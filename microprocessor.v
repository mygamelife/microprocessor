==> flow/design.v <==
module CU (IRload, JMPmux, PCload, Meminst,
			MemWr, Asel, Aload, Sub, Halt, CheckState,
			Enter, Reset, Clock, IR, Aeq0, Apos);
input Enter, Clock, Reset, Aeq0, Apos;
input [2:0]IR;			
output reg IRload, JMPmux, PCload, Meminst, MemWr, Aload, Sub, Halt;
output reg [1:0]Asel;
output [3:0]CheckState; 
reg [3:0]State, NextState;
assign CheckState = State;
parameter start=4'b0000, fetch=4'b0001, decode=4'b0010, load=4'b1000,
		  store=4'b1001, add=4'b1010, sub=4'b1011, inputs=4'b1100,
		  jz=4'b1101, jpos=4'b1110, halt=4'b1111;
always@(posedge Clock or posedge Reset)
begin
	if(Reset)
		State <= start;
	else
		State <= NextState;
end
always@(State or Enter or IR)
	case(State)
		start	:	NextState = fetch;
		fetch	:	NextState = decode;
		decode	:
					case(IR)
						3'b000	:	NextState = load;
						3'b001	:	NextState = store;
						3'b010	:	NextState = add;
						3'b011	:	NextState = sub;
						3'b100	:	NextState = inputs;
						3'b101	:	NextState = jz;
						3'b110	:	NextState = jpos;
						3'b111	:	NextState = halt;
					default	:	NextState = decode;
					endcase
		load	:	NextState = start;
		store	:	NextState = start;
		add		:	NextState = start;
		sub		:	NextState = start;
		inputs	:	
					if(Enter)
						NextState = start;
					else
						NextState = inputs;
		jz		:	NextState = start;
		jpos	:	NextState = start;
		halt	:	NextState = halt;
	default		:	NextState = start;
	endcase
always@(State or Aeq0 or Apos)
begin
	case(State)
		start	:	begin
						IRload 	=	1'b0;
						JMPmux 	= 	1'b0;
						PCload 	= 	1'b0;
						Meminst = 	1'b0;
						MemWr	=	1'b0;
						Asel	=	2'b00;
						Aload	=	1'b0;
						Sub		=	1'b0;
						Halt	=	1'b0;
					end
		fetch	:	begin
						IRload 	=	1'b1;
						JMPmux 	= 	1'b0;
						PCload 	= 	1'b1;
						Meminst = 	1'b0;
						MemWr	=	1'b0;
						Asel	=	2'b00;
						Aload	=	1'b0;
						Sub		=	1'b0;
						Halt	=	1'b0;
					end
		decode	:	begin
						IRload 	=	1'b0;
						JMPmux 	= 	1'b0;
						PCload 	= 	1'b0;
						Meminst = 	1'b1;
						MemWr	=	1'b0;
						Asel	=	2'b00;
						Aload	=	1'b0;
						Sub		=	1'b0;
						Halt	=	1'b0;
					end
		load	:	begin
						IRload 	=	1'b0;
						JMPmux 	= 	1'b0;
						PCload 	= 	1'b0;
						Meminst = 	1'b0;
						MemWr	=	1'b0;
						Asel	=	2'b10;
						Aload	=	1'b1;
						Sub		=	1'b0;
						Halt	=	1'b0;
					end
		store	:	begin
						IRload 	=	1'b0;
						JMPmux 	= 	1'b0;
						PCload 	= 	1'b0;
						Meminst = 	1'b1;
						MemWr	=	1'b1;
						Asel	=	2'b00;
						Aload	=	1'b0;
						Sub		=	1'b0;
						Halt	=	1'b0;
					end
		add	:	begin
						IRload 	=	1'b0;
						JMPmux 	= 	1'b0;
						PCload 	= 	1'b0;
						Meminst = 	1'b0;
						MemWr	=	1'b0;
						Asel	=	2'b00;
						Aload	=	1'b1;
						Sub		=	1'b0;
						Halt	=	1'b0;
					end
		sub	:	begin
						IRload 	=	1'b0;
						JMPmux 	= 	1'b0;
						PCload 	= 	1'b0;
						Meminst = 	1'b0;
						MemWr	=	1'b0;
						Asel	=	2'b00;
						Aload	=	1'b1;
						Sub		=	1'b1;
						Halt	=	1'b0;
					end
		inputs	:	begin
						IRload 	=	1'b0;
						JMPmux 	= 	1'b0;
						PCload 	= 	1'b0;
						Meminst = 	1'b0;
						MemWr	=	1'b0;
						Asel	=	2'b01;
						Aload	=	1'b1;
						Sub		=	1'b0;
						Halt	=	1'b0;
					end
		jz	:	begin
						IRload 	=	1'b0;
						JMPmux 	= 	1'b1;
						PCload 	= 	Aeq0;
						Meminst = 	1'b0;
						MemWr	=	1'b0;
						Asel	=	2'b00;
						Aload	=	1'b0;
						Sub		=	1'b0;
						Halt	=	1'b0;
					end
		jpos	:	begin
						IRload 	=	1'b0;
						JMPmux 	= 	1'b1;
						PCload 	= 	Apos;
						Meminst = 	1'b0;
						MemWr	=	1'b0;
						Asel	=	2'b00;
						Aload	=	1'b0;
						Sub		=	1'b0;
						Halt	=	1'b0;
					end
		halt	:	begin
						IRload 	=	1'b0;
						JMPmux 	= 	1'b0;
						PCload 	= 	1'b0;
						Meminst = 	1'b0;
						MemWr	=	1'b0;
						Asel	=	2'b00;
						Aload	=	1'b0;
						Sub		=	1'b0;
						Halt	=	1'b1;
					end
		default	:	
					begin
						IRload 	=	1'b0;
						JMPmux 	= 	1'b0;
						PCload 	= 	1'b0;
						Meminst = 	1'b0;
						MemWr	=	1'b0;
						Asel	=	2'b00;
						Aload	=	1'b0;
						Sub		=	1'b0;
						Halt	=	1'b0;
					end
	endcase
end
endmodule
module GeneralDatapath(PCload,JMPmux,IRload,Meminst,MemWr,Aload,Reset,Clock,Sub,Asel,Aeq0,Apos,IR,data_in,dataOut,testStart);
input PCload, JMPmux, IRload, Meminst, MemWr,Aload,Reset,Clock,Sub,testStart;
input[7:0] data_in;
wire[7:0] data_out;
output[7:0] dataOut;
input[1:0] Asel;
output Apos,Aeq0;
output[2:0] IR;
wire[7:0] RAM_out, IR_out;
wire[7:0] mux4to1_out;
wire[4:0] increment_out, PC_out, RAM_address;
reg[4:0] JMPmux_out, Meminst_out;
reg[7:0] subadd_out;
Mux4to1_8bits mux4to1(Asel, subadd_out, data_in , RAM_out ,mux4to1_out);
Register_8bits ARegister(Aload, mux4to1_out, data_out, Reset, Clock);
assign dataOut = data_out;
assign Aeq0 = data_out == 0 ? 1:0;
assign Apos = ~data_out[7];
RAM_8bits RAM(Meminst_out, MemWr , data_out, RAM_out, Clock, testStart);
always @ (Sub, data_out, RAM_out)
	if(Sub == 1)
		subadd_out = data_out - RAM_out;
	else
		subadd_out = data_out + RAM_out;
Register_8bits IRRegister(IRload, RAM_out, IR_out, Reset, Clock);
assign IR = IR_out[7:5];
always @ (JMPmux , IR_out[4:0] , JMPmux_out)
    if(JMPmux == 1)
        JMPmux_out = IR_out[4:0];
    else
        JMPmux_out = increment_out;
Register_5bits registerPC(JMPmux_out, PCload, PC_out , Reset, Clock);
always @ (Meminst , IR_out[4:0] , PC_out)
    if(Meminst == 1)
        Meminst_out = IR_out[4:0];
    else
        Meminst_out = PC_out;
assign increment_out = PC_out + 1'b1;
endmodule
module Mux4to1_8bits(selector, in0, in1,in2,outData);
input[1:0] selector;
input[7:0] in0,in1,in2;
output reg[7:0] outData;
always @ (*)
	if( selector == 2'b00)
		outData = in0;
	else if( selector == 2'b01)
		outData = in1;
	else if( selector == 2'b10)
		outData = in2;
	else
		outData = 2'bXX;
endmodule
module RAM_8bits(address, WE,dataIn, dataOut, clock, testStart);
input [7:0] dataIn;
input [4:0] address;
input WE, clock;
input testStart;
output reg[7:0] dataOut;
reg [7:0] RAM[31:0];
always @ (posedge clock)
begin
	if(testStart == 1'b1)
		begin
			RAM[5'd0] <= 8'b10000000;
			RAM[5'd1] <= 8'b00111110;
			RAM[5'd2] <= 8'b10000000;
			RAM[5'd3] <= 8'b00111111;
			RAM[5'd4] <= 8'b00011110;
			RAM[5'd5] <= 8'b01111111;
			RAM[5'd6] <= 8'b10110000;
			RAM[5'd7] <= 8'b11001100;
			RAM[5'd8] <= 8'b00011111;
			RAM[5'd9] <= 8'b01111110;
			RAM[5'd10] <= 8'b00111111;
			RAM[5'd11] <= 8'b11000100;
			RAM[5'd12] <= 8'b00011110;
			RAM[5'd13] <= 8'b01111111;
			RAM[5'd14] <= 8'b00111110;
			RAM[5'd15] <= 8'b11000100;
			RAM[5'd16] <= 8'b00011110;
			RAM[5'd17] <= 8'b11111111;
		end
	if( WE == 1'b1)
		RAM[address] <= dataIn;
	else
		dataOut <= RAM[address];
end
endmodule
module Register_5bits(register_in, load, out ,clear,clock);
input[4:0] register_in;
input load, clear, clock;
output reg[4:0] out;
always @ (posedge clock)
	if(clear == 1 )
		out <= 5'b00000;
	else
	begin
      if(load == 1)
        out <= register_in;
      else
        out <= out;
	end
endmodule
module Register_8bits(load, register_input, out,clear,clock);
input load, clock,clear;
input [7:0] register_input;
output reg[7:0] out;
always @ (posedge clock)
	if(clear == 1 )
		out <= 8'b00000000;
	else
	begin
      if(load == 1)
        out <= register_input;
      else
        out <= out;
	end
endmodule
module microprocessor(
					input [7:0]data_in,
					input Enter,
					input Reset,
					input Clock,
					input testStart,
					output [7:0]dataOut,
					output [3:0]CheckState,
                    output [2:0]IR,
					output Halt,
                    output IRload);
wire PCload, JMPmux, Meminst, MemWr,Aload,Sub;
wire [1:0] Asel;
wire Apos,Aeq0;
GeneralDatapath	dataPath (PCload,JMPmux,IRload,Meminst,MemWr,Aload,
						  Reset,Clock,Sub,Asel,Aeq0,Apos,IR,data_in,dataOut,testStart);
CU controlUnit (IRload, JMPmux, PCload, Meminst,MemWr, Asel, Aload,
				Sub, Halt, CheckState,Enter, Reset, Clock, IR, Aeq0, Apos);
endmodule
======== Step by step through the tools: microprocessor ========
What the tools print for microprocessor, step after step.
Lines are those of the file above, counted from 1.
Operators carry their Yosys type and port widths (W data, S select, Z words).
Library cell names are shortened.
A cell with - has no value.
set-up
  top module .............................. microprocessor
  clock ................................... Clock
  cell library ............................ sky130hd
  corner .................................. tt_025C_1v80

======== After elaboration ========
Yosys after proc, flatten, opt, wreduce and memory -nomap, before mapping. Print and check cells are not counted. Equal cells are merged and count once.
Yosys's memory passes give these memory sizes; they may raise the number of words (mostly to a power of two), join words into wider ones and drop unused or constant bits.
storage and ports
  register bits after elaboration ......... 25
  memory bits (writable) .................. 256
  bits in read-only memories .............. 24
  memories ................................ 2
  input port bits ......................... 12
  output and inout port bits .............. 17
memory list
  memory            depth  bits a word  RTL line  text
  dataPath.RAM.RAM  32     8            249       reg [7:0] RAM[31:0];
  (name not given)  8      3            26        case(IR)
cells by class
  add/sub/neg operators ................... 3
  eq/ne operators ......................... 12
  muxes and demuxes ....................... 24
  bitwise operators ....................... 1
  reduce/logical cells .................... 7
operators by type and width
  kind                   count
  $mux W8                5
  $eq A4 B4 Y1 const B   8
  $pmux W4 S5            1
  $mux W5                3
  $mux W1                10
  $add A8 B8 Y8          1
  $sub A8 B8 Y8          1
  $logic_not A8 Y1       1
  $mux W3                2
  $add A5 B1 Y5 const B  1
  $reduce_or A2 Y1       2
  $eq A4 B1 Y1 const B   1
  $eq A4 B2 Y1 const B   1
  $logic_not A4 Y1       1
  $reduce_or A4 Y1       1
  $pmux W2 S2            1
  $mux W4                1
  $pmux W1 S3            1
  $eq A2 B1 Y1 const B   1
  $eq A2 B2 Y1 const B   1
  $logic_not A2 Y1       1
  $not A1 Y1             1
  $logic_not A1 Y1       1

======== Depth ========
Longest topological path by Yosys (ltp), each cell counted once; first at word level (registers and memories cut), then after technology mapping (sequential cells cut; the memories' decode and read muxes count).
logic depth
  depth in word-level cells ............... 6
  ABC_AREA ................................ 1
  mapped depth ............................ 16
  depth with buffers taken out ............ 16

======== Netlist ========
The flow's flattened synthesis, as Yosys stat reports it; memories are mapped. The netlist is that of the ABC_AREA named above (0 if unset); the other value can give another one.
Totals and module areas in this step are rounded.
synthesis totals
  cell count .............................. 1540
  mapped area ............................. 14000 sq um
  sequential part of the area ............. 8500 sq um
  flip-flops .............................. 292
  buffers ................................. 75
cell types
  cell type  count  area in all (sq um)
  edfxtp_1   264    7.93E+03
  nand2_1    744    2.79E+03
  nand3_1    116    580.557
  dfxtp_1    24     480.461
  nor2_1     113    424.157
  inv_1      46     172.666
  o21ai_0    34     170.163
  buf_2      32     160.154
  a21oi_1    24     120.115
  ha_1       9      112.608
  clkbuf_1   27     101.347
  dfrtp_1    4      100.096
  inv_2      23     86.333
  nor3_2     8      80.077
  buf_4      7      52.55
  xor2_1     6      52.55
  nand2_2    7      43.792
  o21ai_2    5      43.792
Other cell types: 22; their cells: 47.

======== Path before layout ========
Path of least setup slack by OpenSTA after synthesis, without wires, with an ideal clock, recovery checks aside; 20% of the period is set as input and as output delay. Where synthesis merged equal registers, the netlist keeps one of their names.
path after synthesis
  kind .................................... reg-to-reg
  from .................................... register controlUnit.State[3]
  to ...................................... memory dataPath.RAM.RAM[24][0]
  clock period ............................ 3910 ps
  library setup time ...................... 370 ps
  launch time at the first pin ............ 0 ps
  arrival ................................. 2166 ps
  data required time ...................... 3540 ps
  path slack .............................. 1374 ps
  delay of the path ....................... 2536 ps
  driving pins on the path ................ 10
  synthesis period reached ................ 2536 ps
"delay of the path" is the arrival time less input delay plus setup time.
"driving pins on the path": output pins that drive a net of the path, with the launching flip-flop's if there is one; two outputs of one cell count as two.
"synthesis period reached" is the clock period less the worst setup slack; recovery checks do not enter. This is arithmetic on one report: input and output delays are still those of the set period (20% each).
The rows between start and end are the longest chain of elaborated cells between them; the timing report does not say that the signal goes this way. Where chains are equally long, one stands for them.
Each line given opens the expression or statement behind the cell; cells for indexed reads and writes are added by Yosys, which also makes memories of some case tables.
The path ends at the enable pin of a flip-flop; only ways to that pin are counted.
on the way, after synthesis
  cell sequence ........................... dfrtp_1 inv_1 nor2_2 nand2_2 nand2_4 buf_6 o21ai_1 nor3_2 inv_1 nor2_1
  length of the longest elaborated chain .. 5
ends and longest elaborated chain, after synthesis
  element           RTL line  text
  start, declared   9         reg [3:0]State, NextState;
  start, assigned   17        State <= start;
  start, assigned   19        State <= NextState;
  $eq A4 B2 Y1      53        case(State)
  $reduce_or A2 Y1  -
  $mux W1           53
  $mux W5           223       if(Meminst == 1)
  $mux W5           273       if( WE == 1'b1)
  end, declared     249       reg [7:0] RAM[31:0];

======== Path in the finished layout ========
Path of least setup slack in the final report of flow run A (OpenROAD, finished layout, wires in). Where an end is a register, its clock arrival counts in the times.
The report prints the path's times to 10 ps; the period is as set.
path post-layout
  kind .................................... reg-to-reg
  from .................................... register controlUnit.State[3]
  to ...................................... memory dataPath.RAM.RAM[4][7]
  clock period ............................ 2170 ps
  library setup time ...................... 250 ps
  launch time at the first pin ............ 580 ps
  arrival ................................. 2780 ps
  data required time ...................... 2420 ps
  path slack .............................. -360 ps
  driving pins on the path ................ 15
The rows between start and end are the longest chain of elaborated cells between them; the timing report does not say that the signal goes this way. Where chains are equally long, one stands for them.
The path ends at the enable pin of a flip-flop; only ways to that pin are counted.
on the way, post-layout
  cell sequence ........................... dfrtp_1 buf_6 inv_4 nor2_4 nand2_4 nand2_8 buf_6 nand2_4 o21ai_4 inv_4 nor3_4 buf_6 buf_12 nand2_8 nand2_8
  length of the longest elaborated chain .. 5
ends and longest elaborated chain, post-layout
  element           RTL line  text
  start, declared   9         reg [3:0]State, NextState;
  start, assigned   17        State <= start;
  start, assigned   19        State <= NextState;
  $eq A4 B2 Y1      53        case(State)
  $reduce_or A2 Y1  -
  $mux W1           53
  $mux W5           223       if(Meminst == 1)
  $mux W5           273       if( WE == 1'b1)
  end, declared     249       reg [7:0] RAM[31:0];

Add stored flow runs of microprocessor

Measured results for microprocessor: 2 stored runs of the Yosys and OpenROAD flow on sky130hd. The settings differ; the order carries no meaning. The constraints put input and output delay at 20% of the set period each and load the outputs with 0.01 pF.
"clock period reached" = clock period - worst setup slack. The figure is calculated, with input and output delays left at 20% of the set period.
"critical setup path time" = time allowed to the worst setup path (clock period - input delay - output delay, where it has them) - its slack; a late launch clock adds to it, a late capture clock takes from it.
"overall power" is the tool's figure for a default switching activity; nothing was simulated.
"critical setup path time" is given in steps of 10 ps.
Results are given in rounded form.

---- flow run A ----
settings
  period_ns = 2.17
  CORE_UTILIZATION = 19
  SETUP_SLACK_MARGIN = 0.51
  PLACE_DENSITY_LB_ADDON = 0.19
  CORE_MARGIN = 10
  CELL_PAD_IN_SITES_GLOBAL_PLACEMENT = 0
  TNS_END_PERCENT = 80
  ABC_AREA = 1
  CTS_CLUSTER_SIZE = 95
  CTS_CLUSTER_DIAMETER = 227
  CAP_MARGIN = 40
  SLEW_MARGIN = 0
  MIN_ROUTING_LAYER = met2
results
  clock period reached .................... 2525 ps
  cell area after synthesis ............... 14000 sq um
  critical setup path time ................ 2530 ps
  worst setup path type ................... reg-to-reg
  standard-cell area after layout ......... 21000 sq um
  worst setup slack after layout .......... -360 ps
  overall power ........................... 34 mW
  die outline area ........................ 84000 sq um

---- flow run B ----
settings
  period_ns = 2.44
  CORE_UTILIZATION = 39
  PLACE_DENSITY_LB_ADDON = 0.17
  CORE_ASPECT_RATIO = 0.66
  CORE_MARGIN = 6
  CELL_PAD_IN_SITES_GLOBAL_PLACEMENT = 3
  TNS_END_PERCENT = 65
  GPL_ROUTABILITY_DRIVEN = 0
  CTS_CLUSTER_SIZE = 37
  CAP_MARGIN = 35
  SLEW_MARGIN = 0
  MIN_ROUTING_LAYER = met2
results
  clock period reached .................... 2941 ps
  cell area after synthesis ............... 14000 sq um
  critical setup path time ................ 2940 ps
  worst setup path type ................... reg-to-reg
  standard-cell area after layout ......... 20000 sq um
  worst setup slack after layout .......... -500 ps
  overall power ........................... 22 mW
  die outline area ........................ 40000 sq um
