==> flow/design.v <==
module Mux4to1_8bits(selector, in0, in1,in2,outData);
input[1:0] selector;
input[7:0] in0,in1,in2;
output reg[7:0] outData;
always @ (*)
	if( selector == 2'b00)
		outData = in0;
	else if( selector == 2'b01)
		outData = in1;
	else if( selector == 2'b10)
		outData = in2;
	else
		outData = 2'bXX;
endmodule
module RAM_8bits(address, WE,dataIn, dataOut, clock, testStart);
input [7:0] dataIn;
input [4:0] address;
input WE, clock;
input testStart;
output reg[7:0] dataOut;
reg [7:0] RAM[31:0];
always @ (posedge clock)
begin
	if(testStart == 1'b1)
		begin
			RAM[5'd0] <= 8'b10000000;
			RAM[5'd1] <= 8'b00111110;
			RAM[5'd2] <= 8'b10000000;
			RAM[5'd3] <= 8'b00111111;
			RAM[5'd4] <= 8'b00011110;
			RAM[5'd5] <= 8'b01111111;
			RAM[5'd6] <= 8'b10110000;
			RAM[5'd7] <= 8'b11001100;
			RAM[5'd8] <= 8'b00011111;
			RAM[5'd9] <= 8'b01111110;
			RAM[5'd10] <= 8'b00111111;
			RAM[5'd11] <= 8'b11000100;
			RAM[5'd12] <= 8'b00011110;
			RAM[5'd13] <= 8'b01111111;
			RAM[5'd14] <= 8'b00111110;
			RAM[5'd15] <= 8'b11000100;
			RAM[5'd16] <= 8'b00011110;
			RAM[5'd17] <= 8'b11111111;
		end
	if( WE == 1'b1)
		RAM[address] <= dataIn;
	else
		dataOut <= RAM[address];
end
endmodule
module Register_8bits(load, register_input, out,clear,clock);
input load, clock,clear;
input [7:0] register_input;
output reg[7:0] out;
always @ (posedge clock)
	if(clear == 1 )
		out <= 8'b00000000;
	else
	begin
      if(load == 1)
        out <= register_input;
      else
        out <= out;
	end
endmodule
module instructionSetOp(RAM_output, input_data, output_data, Asel, Aload, Reset, Clock, Sub, Aeq0, Apos, MemWr, RAMAddress);
input Clock, Reset, Aload, Sub, MemWr;
input[1:0] Asel;
input[7:0] input_data;
output[7:0] output_data, RAM_output;
wire[7:0] outputOfRAM;
output Apos;
output[7:0] Aeq0;
input[4:0] RAMAddress;
wire[7:0] mux4to1_out;
reg[7:0] subadd_out;
Mux4to1_8bits mux4to1(Asel, subadd_out, input_data ,outputOfRAM ,mux4to1_out);
Register_8bits ARegister(Aload, mux4to1_out, output_data, Reset, Clock);
assign Aeq0 = output_data == 0 ? 1:0;
assign Apos = ~output_data[7];
RAM_8bits RAM(RAMAddress, MemWr , output_data, outputOfRAM, Clock);
assign RAM_output = outputOfRAM;
always @ (Sub, output_data, outputOfRAM)
	if(Sub == 1)
		subadd_out = output_data - outputOfRAM;
	else
		subadd_out = output_data + outputOfRAM;
endmodule
Reports on instructionSetOp
The steps from the RTL of instructionSetOp to its reports follow in flow order.
Lines are those of the file above, counted from 1.
A cell with -- has no value.

set-up
  top = instructionSetOp
  clock port = Clock
  cell library = sky130hd
  corner = tt_025C_1v80

Word level
Source: Yosys, flattened and elaborated, memories not mapped. Widths are those after wreduce. Registers that Yosys merges into a memory's read port (data or address) are not register bits. Print and check cells do not count. Equal cells are merged and count once.
Memory sizes are those after Yosys's memory passes, which may raise the word count (mostly to a power of two), join words into wider ones and drop unused or constant bits.

bit counts
  bits in registers = 8
  RAM bits = 256
  memory cells = 1
  input bits = 20
  output and inout port bits = 25
  cells after elaboration = 19

memories
  memory   words  width  line  source
  RAM.RAM  32     8      21    reg [7:0] RAM[31:0];

operators by class
  add/sub/neg operators = 2
  equality and inequality tests = 2
  multiplexer cells = 9
  bitwise logic cells = 1
  reductions and logical operators = 3

operators with widths
  cell                                                                    number
  8-bit 2-to-1 mux                                                        5
  8-bit adder                                                             1
  8-bit subtractor                                                        1
  8-bit zero test                                                         1
  5-bit 2-to-1 mux                                                        1
  1-bit 2-to-1 mux                                                        3
  2-bit by 1-bit equality test with 1-bit output (second input constant)  1
  2-bit equality test (second input constant)                             1
  2-bit zero test                                                         1
  1-bit NOT                                                               1
  1-bit zero test                                                         1

Depth
Longest topological path by Yosys (ltp), each cell counted once; first at word level (registers and memories cut), then after technology mapping (sequential cells cut; the memories' decode and read muxes count).

depth
  depth after elaboration = 4
  ABC_AREA = 0
  gate-level depth with buffers = 10
  mapped depth without buffers = 10

Netlist
Yosys stat after the flow's synthesis: flattened, memories mapped to cells. It holds for the ABC_AREA given above (unset counts as 0); a run with the other value may have another netlist.
The area totals of this step are shown rounded.

cells by type
  type                       number  area in all (sq um)
  sky130_fd_sc_hd__edfxtp_1  264     7.93E+03
  sky130_fd_sc_hd__mux4_2    64      1.44E+03
  sky130_fd_sc_hd__a22oi_1   37      277.766
  sky130_fd_sc_hd__nor2_1    51      191.434
  sky130_fd_sc_hd__dfxtp_1   8       160.154
  sky130_fd_sc_hd__ha_1      8       100.096
  sky130_fd_sc_hd__xnor2_1   9       78.826
  sky130_fd_sc_hd__buf_4     9       67.565
  sky130_fd_sc_hd__nand2_1   16      60.058
  sky130_fd_sc_hd__nand4_1   9       56.304
  sky130_fd_sc_hd__a21oi_1   8       40.038
  sky130_fd_sc_hd__buf_12    2       40.038
  sky130_fd_sc_hd__mux2i_1   4       40.038
  sky130_fd_sc_hd__clkbuf_1  10      37.536
  sky130_fd_sc_hd__inv_1     10      37.536
  sky130_fd_sc_hd__nand3b_1  5       37.536
  sky130_fd_sc_hd__buf_2     7       35.034
  sky130_fd_sc_hd__a31oi_1   4       25.024

Not listed: further types 27, cells in them 51.

mapped netlist
  standard cells after synthesis = 576
  synthesis area = 11000 sq um
  area of sequential cells = 8090 sq um
  mapped flip-flops = 272
  buffers = 35

The figures by module come from a second, unflattened synthesis with its own total; it is not the netlist above.

unflattened totals
  cells (unflattened synthesis) = 889
  area (unflattened synthesis) = 12400 sq um

Rows give one instance, submodules left out.

modules
  module            instances  cells  area (sq um)  seq. area (sq um)
  RAM_8bits         1          773    11400         7930
  instructionSetOp  1          70     503           0.0
  Register_8bits    1          26     285           160
  Mux4to1_8bits     1          20     198           0.0

Path before layout
Source: OpenSTA report_checks on the synthesized netlist (no wires, ideal clock, input and output delay 20% of the period each), path of least setup slack; recovery checks are left aside. Register names are those of the netlist, which keeps one name where synthesis merged equal registers.

path post-synthesis
  path kind = register to register
  start point = register RAM.dataOut[0]
  end point = register ARegister.out[7]
  clock period = 2.1 ns
  setup time = 0.057 ns
  launch time at the first pin = 0.000 ns
  arrival = 2.125 ns
  required time = 2.043 ns
  path slack = -0.082 ns
  path delay = 2.182 ns
  stages = 11
  path buffers = 0
  period reached after synthesis = 2.182 ns

"path delay" = arrival - input delay + setup time.
"stages" counts driving pins, that of a launching flip-flop among them; a cell with two outputs on the path counts twice.
"period reached after synthesis" = period - worst setup slack (recovery checks aside). The figure is calculated, with input and output delays left at 20% of the set period.
The rows between start and end are the longest chain of elaborated cells between them; the timing report does not say that the signal goes this way. Where chains are equally long, one stands for them.
A line is the first line of the expression or statement that the cell stems from. Yosys adds cells for indexed reads and writes and turns some case tables into memories.
At most two assigning lines are given for a register; there are more.

on the way, post-synthesis
  path through = sky130_fd_sc_hd__edfxtp_1 sky130_fd_sc_hd__inv_1 sky130_fd_sc_hd__ha_1 sky130_fd_sc_hd__a31oi_1 sky130_fd_sc_hd__xnor2_1 sky130_fd_sc_hd__ha_1 sky130_fd_sc_hd__a21oi_1 sky130_fd_sc_hd__o21ai_0 sky130_fd_sc_hd__or3_1 sky130_fd_sc_hd__mux2i_1 sky130_fd_sc_hd__a21o_1
  cells in the longest elaborated chain = 3
  elaborated cells on any way between the ends = 4
  source lines of those cells = 4
  classes of those cells = add/sub: 2; mux: 2

RTL lines, path post-synthesis
  item              line  source
  from (decl)       20    output reg[7:0] dataOut;
  8-bit adder       87    subadd_out = output_data + outputOfRAM;
  8-bit 2-to-1 mux  84    if(Sub == 1)
  8-bit 2-to-1 mux  6     if( selector == 2'b00)
  to (assign)       61    out <= register_input;
  to (assign)       63    out <= out;
  to (decl)         54    output reg[7:0] out;

Worst path after layout
Path of least setup slack in the final report of flow run 1 (OpenROAD, finished layout, wires in). Where an end is a register, its clock arrival counts in the times.

path after layout
  path kind = register to output
  start point = register ARegister.out[3]
  end point = output Aeq0[0]
  clock period = 2.48 ns
  external output delay = 0.50 ns
  launch time at the first pin = 0.53 ns
  arrival = 1.98 ns
  required time = 1.98 ns
  path slack = 0.01 ns
  stages = 4
  path buffers = 1

The rows between start and end are the longest chain of elaborated cells between them; the timing report does not say that the signal goes this way. Where chains are equally long, one stands for them.
At most two assigning lines are given for a register; there are more.

on the way, after layout
  path through = sky130_fd_sc_hd__dfxtp_1 sky130_fd_sc_hd__or4_1 sky130_fd_sc_hd__nor2_1 sky130_fd_sc_hd__dlygate4sd2_1
  cells in the longest elaborated chain = 2
  elaborated cells on any way between the ends = 2
  source lines of those cells = 1
  classes of those cells = mux: 1; reduce/logical: 1

RTL lines, path after layout
  item              line  source
  from (decl)       54    output reg[7:0] out;
  from (assign)     61    out <= register_input;
  from (assign)     63    out <= out;
  8-bit zero test   79    assign Aeq0 = output_data == 0 ? 1:0;
  1-bit 2-to-1 mux  79
  to (decl)         73    output[7:0] Aeq0;

Below are 2 stored runs of the flow (Yosys, OpenROAD; platform sky130hd) on instructionSetOp, each with its settings and what was measured, unordered. Constraints: input delay and output delay 20% of the set period each, output load 0.01 pF.
"period achieved" = clock period - worst setup slack. The figure is calculated, with input and output delays left at 20% of the set period.
By "allowed time less slack (worst setup path)" is meant the share of the clock period that the worst setup path is allowed (20% is reserved at inputs, 20% at outputs), minus its slack. Clock arrival times at its registers enter into it.
The results are shown rounded.
A setting shown as - is not set for that run.

item                                             flow run 1          flow run 2
period_ns                                        2.48                1.45
CORE_UTILIZATION                                 69                  33
SETUP_SLACK_MARGIN                               -0.08               0.03
PLACE_DENSITY_LB_ADDON                           0.02                0.13
TNS_END_PERCENT                                  100                 -
CAP_MARGIN                                       40                  20
SLEW_MARGIN                                      30                  25
CORE_MARGIN                                      2                   2
CELL_PAD_IN_SITES_DETAIL_PLACEMENT               -                   0
GPL_TIMING_DRIVEN                                -                   1
MAX_ROUTING_LAYER                                -                   met5
post-route worst hold slack (ns)                 0.673               0.415
utilization after layout (%)                     82.2                46.3
standard-cell area after routing (sq um)         13000               15200
area of the synthesized netlist (sq um)          11000               11000
summed negative setup slack (ns)                 0.000               -8.65
worst setup slack after layout (ns)              0.009               -0.711
allowed time less slack (worst setup path) (ns)  1.98                2.16
critical path kind                               register to output  register to register
die outline area (sq um)                         17000               34900
period achieved (ns)                             2.471               2.161
