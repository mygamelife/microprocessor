==> flow/design.v <==
module RAM_8bits(address, WE,dataIn, dataOut, clock, testStart);
input [7:0] dataIn;
input [4:0] address;
input WE, clock;
input testStart;
output reg[7:0] dataOut;
reg [7:0] RAM[31:0];
always @ (posedge clock)
begin
	if(testStart == 1'b1)
		begin
			RAM[5'd0] <= 8'b10000000;
			RAM[5'd1] <= 8'b00111110;
			RAM[5'd2] <= 8'b10000000;
			RAM[5'd3] <= 8'b00111111;
			RAM[5'd4] <= 8'b00011110;
			RAM[5'd5] <= 8'b01111111;
			RAM[5'd6] <= 8'b10110000;
			RAM[5'd7] <= 8'b11001100;
			RAM[5'd8] <= 8'b00011111;
			RAM[5'd9] <= 8'b01111110;
			RAM[5'd10] <= 8'b00111111;
			RAM[5'd11] <= 8'b11000100;
			RAM[5'd12] <= 8'b00011110;
			RAM[5'd13] <= 8'b01111111;
			RAM[5'd14] <= 8'b00111110;
			RAM[5'd15] <= 8'b11000100;
			RAM[5'd16] <= 8'b00011110;
			RAM[5'd17] <= 8'b11111111;
		end
	if( WE == 1'b1)
		RAM[address] <= dataIn;
	else
		dataOut <= RAM[address];
end
endmodule
module Register_5bits(register_in, load, out ,clear,clock);
input[4:0] register_in;
input load, clear, clock;
output reg[4:0] out;
always @ (posedge clock)
	if(clear == 1 )
		out <= 5'b00000;
	else
	begin
      if(load == 1)
        out <= register_in;
      else
        out <= out;
	end
endmodule
module Register_8bits(load, register_input, out,clear,clock);
input load, clock,clear;
input [7:0] register_input;
output reg[7:0] out;
always @ (posedge clock)
	if(clear == 1 )
		out <= 8'b00000000;
	else
	begin
      if(load == 1)
        out <= register_input;
      else
        out <= out;
	end
endmodule
module instructionCycleOp(inputOfIR, inputOfRAM,outputFromRAM,IRload, JMPmux, PCload, Reset, Meminst, MemWr, Clock, IR, RAM_Address, lower5bits_IR, increment_output);
input[7:0] inputOfIR, inputOfRAM;
output[7:0] outputFromRAM;
output[2:0] IR;
input IRload, JMPmux, PCload, Reset, Meminst, MemWr, Clock;
wire[7:0] IR_out;
output[4:0] lower5bits_IR;
wire[4:0] increment_out, PC_out;
reg[4:0] JMPmux_out;
reg[4:0] Meminst_out;
output[4:0] increment_output;
output[4:0] RAM_Address;
Register_8bits IRRegister(IRload, inputOfIR, IR_out, Reset, Clock);
assign IR = IR_out[7:5];
always @ (JMPmux , IR_out[4:0] , JMPmux_out)
    if(JMPmux == 1)
        JMPmux_out = IR_out[4:0];
    else
        JMPmux_out = increment_out;
assign lower5bits_IR = IR_out[4:0];
Register_5bits registerPC(JMPmux_out, PCload, PC_out , Reset, Clock);
always @ (Meminst , IR_out[4:0] , PC_out)
    if(Meminst == 1)
        Meminst_out = IR_out[4:0];
    else
        Meminst_out = PC_out;
assign increment_out = PC_out + 1'b1;
assign RAM_Address = Meminst_out;
RAM_8bits RAM(Meminst_out, MemWr ,inputOfRAM, outputFromRAM, Clock);
assign increment_output = increment_out;
endmodule
; Reports on instructionCycleOp
; What the tools print for instructionCycleOp, step after step.
; Lines are those of the file above, counted from 1.
; A cell with -- has no value.
[design]
design = instructionCycleOp
clock_port = Clock
lib = sky130hd
lib_corner = tt_025C_1v80

; Word level
; Yosys after proc, flatten, opt, wreduce and memory -nomap, before mapping. Enables and synchronous resets that opt folds into registers are not counted as muxes. Memory bits, and registers merged into a memory's read port (data or address), are not among the register bits. Print and check cells are not counted. Equal cells are merged and count once.
; Memory sizes are those after Yosys's memory passes, which may raise the word count (mostly to a power of two), join words into wider ones and drop unused or constant bits.
[bits]
register_bits = 13
ram_bits = 256
n_memories = 1
in_bits = 23
elab_cells = 11
[mem_list]
columns = memory, words, word_bits, line_no
row1 = RAM.RAM, 32, 8, 7  ; reg [7:0] RAM[31:0];
[op_classes]
n_addsub = 1
mux = 6
reduce_logical = 1
[ops]
columns = cell, n
row1 = two-way mux 5 bit, 3
row2 = two-way mux 8 bit, 1
row3 = adder 5 x 1 -> 5 bit (second input constant), 1
row4 = two-way mux 1 bit, 2
row5 = logical NOT 1 bit, 1

; Longest topological paths
; Longest topological path by Yosys (ltp), each cell counted once; first at word level (registers and memories cut), then after technology mapping (sequential cells cut; the memories' decode and read muxes count).
[depth]
depth_word = 2
ABC_AREA = 0
ltp_mapped = 9

; Mapped cells and area
; The flow's flattened synthesis, as Yosys stat reports it; memories are mapped. The netlist is that of the ABC_AREA named above (0 if unset); the other value can give another one.
[by_type]
columns = type, n
row1 = sky130_fd_sc_hd__edfxtp_1, 264
row2 = sky130_fd_sc_hd__mux2i_1, 83
row3 = sky130_fd_sc_hd__dfxtp_1, 13
row4 = sky130_fd_sc_hd__o22ai_1, 35
row5 = sky130_fd_sc_hd__o21ai_0, 39
row6 = sky130_fd_sc_hd__nor2_1, 49
row7 = sky130_fd_sc_hd__a22oi_1, 22
row8 = sky130_fd_sc_hd__a21oi_1, 32
row9 = sky130_fd_sc_hd__nand2_1, 41
row10 = sky130_fd_sc_hd__a41oi_1, 9
row11 = sky130_fd_sc_hd__clkbuf_1, 21
row12 = sky130_fd_sc_hd__nand4b_1, 8
row13 = sky130_fd_sc_hd__buf_2, 13
row14 = sky130_fd_sc_hd__nor4_1, 9
row15 = sky130_fd_sc_hd__nand3_1, 11
row16 = sky130_fd_sc_hd__mux2i_4, 2
row17 = sky130_fd_sc_hd__mux4_2, 2
row18 = sky130_fd_sc_hd__nor3b_2, 3
; Other cell types: 36; their cells: 83.
[mapped]
mapped_cells = 739
mapped_area_um2 = 11235.8
sequential_area_um2 = 8187.9
ffs = 277
buffers = 43
; By module: a second synthesis without flattening, with its own total; a netlist apart from the flattened one above.
[hier_totals]
hier_cells = 834
hier_area_um2 = 12049.1
; Rows give one instance, submodules left out.
[modules]
columns = mod, n_inst, cells, mod_area_um2
row1 = RAM_8bits, 1, 773, 11398.4
row2 = Register_8bits, 1, 26, 285.3
row3 = instructionCycleOp, 1, 19, 185.2
row4 = Register_5bits, 1, 16, 180.2

; Worst setup path after synthesis
; Source: OpenSTA report_checks on the synthesized netlist (no wires, ideal clock, input and output delay 20% of the period each), path of least setup slack; recovery checks are left aside. Register names are those of the netlist, which keeps one name where synthesis merged equal registers.
[synth_path]
path_type = input port to flip-flop
start = in Meminst
end = mem RAM.RAM[11][0]
tclk_ps = 2720
input_delay_ps = 544
setup_ps = 371
t_first_pin_ps = 544
arrival_ps = 2051
t_required_ps = 2349
slack_ps = 299
path_delay_ps = 1878
path_stages = 6
path_buffers = 2
synth_period_reached_ps = 2421
; "path_delay_ps" = arrival - input delay + setup time.
; "path_stages" counts driving pins, that of a launching flip-flop among them; a cell with two outputs on the path counts twice.
; "synth_period_reached_ps" = period - worst setup slack (recovery checks aside). The figure is calculated, with input and output delays left at 20% of the set period.
; Between the ends stands the longest chain of elaborated cells between them, by number of cells; it is not shown to be the way that was timed. Of several equally long chains one is given.
; Each line given opens the expression or statement behind the cell; cells for indexed reads and writes are added by Yosys, which also makes memories of some case tables.
[synth_between]
cell_sequence = sky130_fd_sc_hd__buf_4 sky130_fd_sc_hd__mux2i_4 sky130_fd_sc_hd__inv_2 sky130_fd_sc_hd__clkbuf_1 sky130_fd_sc_hd__nand3_1 sky130_fd_sc_hd__nor2_1
elab_chain_cells = 2
cone_cells = 2
classes_between = 2 x mux
[synth_lines]
columns = item, line_no
row1 = start: declaration, 71  ; input IRload, JMPmux, PCload, Reset, Meminst, MemWr, Clock;
row2 = two-way mux 5 bit, 89  ; if(Meminst == 1)
row3 = two-way mux 5 bit, 31  ; if( WE == 1'b1)
row4 = end: declaration, 7  ; reg [7:0] RAM[31:0];

; Path in the finished layout
; From the final timing report of entry A: the path of least setup slack in the routed layout; clock arrival at registers is part of the times.
; The report prints the path's times to 10 ps; the period is as set.
[layout_path]
path_type = flip-flop to flip-flop
start = reg registerPC.out[1]
end = reg RAM.dataOut[4]
tclk_ps = 1790
setup_ps = 270
t_first_pin_ps = 570
arrival_ps = 2600
t_required_ps = 2110
slack_ps = -500
path_stages = 11
path_buffers = 4
; Between the ends stands the longest chain of elaborated cells between them, by number of cells; it is not shown to be the way that was timed. Of several equally long chains one is given.
; At most two assigning lines are given for a register; there are more.
[layout_between]
cell_sequence = sky130_fd_sc_hd__dfxtp_2 sky130_fd_sc_hd__buf_6 sky130_fd_sc_hd__mux2i_4 sky130_fd_sc_hd__inv_6 sky130_fd_sc_hd__buf_12 sky130_fd_sc_hd__buf_4 sky130_fd_sc_hd__mux2i_2 sky130_fd_sc_hd__o22ai_2 sky130_fd_sc_hd__nor4_4 sky130_fd_sc_hd__buf_4 sky130_fd_sc_hd__nand4b_1
elab_chain_cells = 1
cone_cells = 1
classes_between = 1 x mux
[layout_lines]
columns = item, line_no
row1 = start: declaration, 40  ; output reg[4:0] out;
row2 = start: assignment, 47  ; out <= register_in;
row3 = start: assignment, 49  ; out <= out;
row4 = two-way mux 5 bit, 89  ; if(Meminst == 1)
row5 = end: declaration, 6  ; output reg[7:0] dataOut;

2 stored runs of instructionCycleOp in the flow (synthesis by Yosys, layout by OpenROAD, sky130hd cells), in arbitrary order. Constraints: input delay and output delay 20% of the set period each, output load 0.01 pF.
"worst_setup_path_time_ps" = time allowed to the worst setup path (clock period - input delay - output delay, where it has them) - its slack; a late launch clock adds to it, a late capture clock takes from it.
"power.total_uw": no workload was simulated; the value follows from the tool's default switching activity.
"worst_setup_path_time_ps" is given in steps of 10 ps.

# entry A
==> flow/run.sh <==
#!/bin/bash
# the make line also repeats the synthesis and layout settings of config.mk as NAME=value (left out here)
make -C /OpenROAD-flow-scripts/flow DESIGN_CONFIG=/design/flow/config.mk WORK_HOME=/design/flow/orfs CLKGATE_MAP_FILE= finish
==> flow/config.mk <==
export PLATFORM = sky130hd
export DESIGN_NAME = instructionCycleOp
export DESIGN_NICKNAME = instructionCycleOp
export VERILOG_FILES = /design/flow/design.v
export SDC_FILE = /design/flow/constraint.sdc
export NUM_CORES = 4
export LEC_CHECK = 0
export ABC_AREA = 0
export CAP_MARGIN = 40
export CORE_MARGIN = 2
export CORE_UTILIZATION = 30
export CTS_CLUSTER_DIAMETER = 206
export MIN_ROUTING_LAYER = met2
export PLACE_DENSITY_LB_ADDON = 0.14
export SLEW_MARGIN = 0
export TNS_END_PERCENT = 100
==> flow/constraint.sdc <==
create_clock -name core_clock -period 1.79 [get_ports {Clock}]
set_input_delay 0.3580 -clock core_clock [delete_from_list [all_inputs] [get_ports {Clock}]]
set_output_delay 0.3580 -clock core_clock [all_outputs]
set_load 0.01 [all_outputs]

==> entry A: results <==
finalCellArea_um2=15823.9
final_die_area_um2=39016.1
holdWs_ps=401
yosys_chip_area_um2=11235.8
worst_setup_path_time_ps=2290
worstPathKind="flip-flop to flip-flop"
power.total_uw=15377
final_setup_tns_ps=-23644
fin_util_pct=43.0
worst_setup_slack_ps=-495

# entry B
==> flow/run.sh <==
#!/bin/bash
# the make line also repeats the synthesis and layout settings of config.mk as NAME=value (left out here)
make -C /OpenROAD-flow-scripts/flow DESIGN_CONFIG=/design/flow/config.mk WORK_HOME=/design/flow/orfs CLKGATE_MAP_FILE= finish
==> flow/config.mk <==
export PLATFORM = sky130hd
export DESIGN_NAME = instructionCycleOp
export DESIGN_NICKNAME = instructionCycleOp
export VERILOG_FILES = /design/flow/design.v
export SDC_FILE = /design/flow/constraint.sdc
export NUM_CORES = 4
export LEC_CHECK = 0
export CAP_MARGIN = 20
export CELL_PAD_IN_SITES_GLOBAL_PLACEMENT = 2
export CORE_ASPECT_RATIO = 1.19
export CORE_MARGIN = 2
export CORE_UTILIZATION = 63
export CTS_CLUSTER_DIAMETER = 302
export CTS_CLUSTER_SIZE = 17
export HOLD_SLACK_MARGIN = -0.02
export MIN_ROUTING_LAYER = met1
export SETUP_SLACK_MARGIN = 0.19
export SLEW_MARGIN = 20
export TNS_END_PERCENT = 75
==> flow/constraint.sdc <==
create_clock -name core_clock -period 2.14 [get_ports {Clock}]
set_input_delay 0.4280 -clock core_clock [delete_from_list [all_inputs] [get_ports {Clock}]]
set_output_delay 0.4280 -clock core_clock [all_outputs]
set_load 0.01 [all_outputs]

==> entry B: results <==
power.total_uw=11018
final_setup_tns_ps=-288
holdWs_ps=511
worst_setup_slack_ps=-171
yosys_chip_area_um2=11235.8
final_die_area_um2=18922.5
worst_setup_path_time_ps=2310
worstPathKind="flip-flop to flip-flop"
finalCellArea_um2=15080.7
fin_util_pct=85.8
